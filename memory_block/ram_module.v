==> flow/design.v <==
`timescale 1ns / 1ps
module single_port_ram(data_in , ram_address,write_enable,clk,data_out);
input [7:0]data_in;
input [5:0] ram_address;
input write_enable;
input clk;
output [7:0]data_out;
reg [7:0] ram_memory[31:0];  
reg [5:0] address_register;
always @(posedge clk)
begin
if (write_enable)   
  ram_memory[ram_address] <= data_in;
else 
  address_register <= ram_address;
end
assign data_out = ram_memory[address_register];
endmodule
# == Step by step through the tools: single_port_ram ==
# What the tools print for single_port_ram, step after step.
# Lines are those of the file above, counted from 1.
# Library cell names are shortened.
# The mark n/a stands for no value.
# design
top,single_port_ram
clock_port,clk
lib,sky130hd
pvt_corner,tt_025C_1v80

# == After elaboration ==
# Source: Yosys, flattened and elaborated, memories not mapped. Widths are those after wreduce. Print and check cells do not count. Equal cells are merged and count once.
# Yosys's memory passes give these memory sizes; they may raise the number of words (mostly to a power of two), join words into wider ones and drop unused or constant bits.
# op_classes
n_mux,4
# ops
cell,count
2-to-1 mux 5 bit,2
2-to-1 mux 8 bit,1
2-to-1 mux 1 bit,1
# bits
regBits,5
ramBits,256
clocked_rd_ports_x_width,8
mem_count,1
input_bits,16
output_inout_bits,8
elab_cells,6
# mem_list
name,words,width,read_ports,wr,line,source
ram_memory,32,8,1,1,8,reg [7:0] ram_memory[31:0];

# == Logic depth ==
# Longest topological path by Yosys (ltp), each cell counted once; first at word level (registers and memories cut), then after technology mapping (sequential cells cut; the memories' decode and read muxes count).
# logic_depth
depth_word,1
ABC_AREA,0
ltp_mapped,5
ltp_nobuf,3

# == After synthesis ==
# Source: synth_stat.txt of the flow (Yosys; design flattened, memories mapped). It holds for the ABC_AREA given above (unset counts as 0); a run with the other value may have another netlist.
# Totals and module areas in this step are rounded.
# by_type
cell,count,type_area_um2
edfxtp_1,261,7.84E+03
mux4_2,80,1.8E+03
mux2_2,13,146.39
nor2_1,34,127.622
dfxtp_1,5,100.096
buf_4,6,45.043
clkbuf_1,12,45.043
nand3b_1,5,37.536
buf_1,4,15.014
or3_1,2,12.512
buf_6,1,11.261
nand3_1,2,10.01
or3b_2,1,8.758
nand2_1,2,7.507
buf_2,1,5.005
inv_1,1,3.754
# synth_totals
cells,430
area_um2,10000
sequential_area_um2,7900
flip_flops,266
n_buf,24

# == Path before layout ==
# Source: OpenSTA report_checks on the synthesized netlist (no wires, ideal clock, input and output delay 20% of the period each), path of least setup slack; recovery checks are left aside. Register names are those of the netlist, which keeps one name where synthesis merged equal registers.
# synth_timing
path_type,flip-flop to output port
startpoint,register (no name shown)
endpoint,output port data_out[0]
clock_period_ns,2.8
output_delay_ns,0.560
launch_ns,0.000
arrival_ns,2.013
required_ns,2.240
slack_ns,0.227
path_delay_ns,2.013
path_stages,6
path_buffers,2
synth_period_reached_ns,2.573
# "path_delay_ns" is the arrival time less input delay plus setup time.
# A path that ends at an output port has no setup time.
# "path_stages": output pins that drive a net of the path, with the launching flip-flop's if there is one; two outputs of one cell count as two.
# "synth_period_reached_ns" = period - worst setup slack (recovery checks aside). The figure is calculated, with input and output delays left at 20% of the set period.
# synth_between
cell_sequence,dfxtp_1 > clkbuf_1 > clkbuf_1 > mux4_2 > mux4_2 > mux2_2
# synth_lines
item,line,source
to (decl),7,output [7:0]data_out;
# No chain of elaborated cells between the ends is given.

# == Path in the finished layout ==
# Path of least setup slack in the final report of entry B (OpenROAD, finished layout, wires in). Where an end is a register, its clock arrival counts in the times.
# layout_timing
path_type,flip-flop to output port
startpoint,register (no name shown)
endpoint,output port data_out[4]
clock_period_ns,3.29
output_delay_ns,0.66
launch_ns,0.54
arrival_ns,2.92
required_ns,2.63
slack_ns,-0.28
path_stages,8
path_buffers,4
# layout_between
cell_sequence,dfxtp_4 > buf_12 > buf_12 > buf_12 > mux4_2 > mux4_2 > mux2_4 > buf_6
# layout_lines
item,line,source
to (decl),7,output [7:0]data_out;
# No chain of elaborated cells between the ends is given.

# Stored flow runs of single_port_ram (2 of them; Yosys, OpenROAD, sky130hd). They differ in their settings and are not a sequence. Constraints: input delay and output delay 20% of the set period each, output load 0.01 pF.
# By "achieved_period_ns" is meant the clock period of the run minus its worst setup slack. This is arithmetic on one report: input and output delays are still those of the set period (20% each).
# "worst_path_ns" = time allowed to the worst setup path (clock period - input delay - output delay, where it has them) - its slack; a late launch clock adds to it, a late capture clock takes from it.
# By "fin_power_mw" is meant OpenSTA's value without simulated activity: inputs other than the clock are taken to toggle once in ten clock periods, and the tool carries that through the logic.
# The measured numbers are rounded.
# Among the settings, -- means not set for that run.
# Among the results, -- means that no value is shown for the run.
stored run,period_ns,CORE_UTILIZATION,SETUP_SLACK_MARGIN,PLACE_DENSITY,CORE_ASPECT_RATIO,GPL_TIMING_DRIVEN,CTS_CLUSTER_SIZE,CAP_MARGIN,SLEW_MARGIN,MIN_ROUTING_LAYER,CORE_MARGIN,PLACE_DENSITY_LB_ADDON,CELL_PAD_IN_SITES_GLOBAL_PLACEMENT,CELL_PAD_IN_SITES_DETAIL_PLACEMENT,TNS_END_PERCENT,GPL_ROUTABILITY_DRIVEN,synth_chip_area_um2,final_die_area_um2,cell_area_final_um2,finalUtil_pct,setup_ws_ns,fin_tns_ns,timing.hold.ws_ns,fin_power_mw,achieved_period_ns,worst_path_ns,timing.worst_path_kind
entry A,1.93,72,0.48,0.49,0.55,0,44,10,15,met1,2,--,--,--,--,--,--,--,--,--,--,--,--,--,--,--,--
entry B,3.29,29,--,--,--,0,54,10,20,--,2,0.06,3,1,50,0,10000,37000,12000,36,-0.28,-2.0,0.47,7.7,3.574,2.92,flip-flop to output port
# Entry A: stopped before the end: clock tree synthesis reported DPL-0033
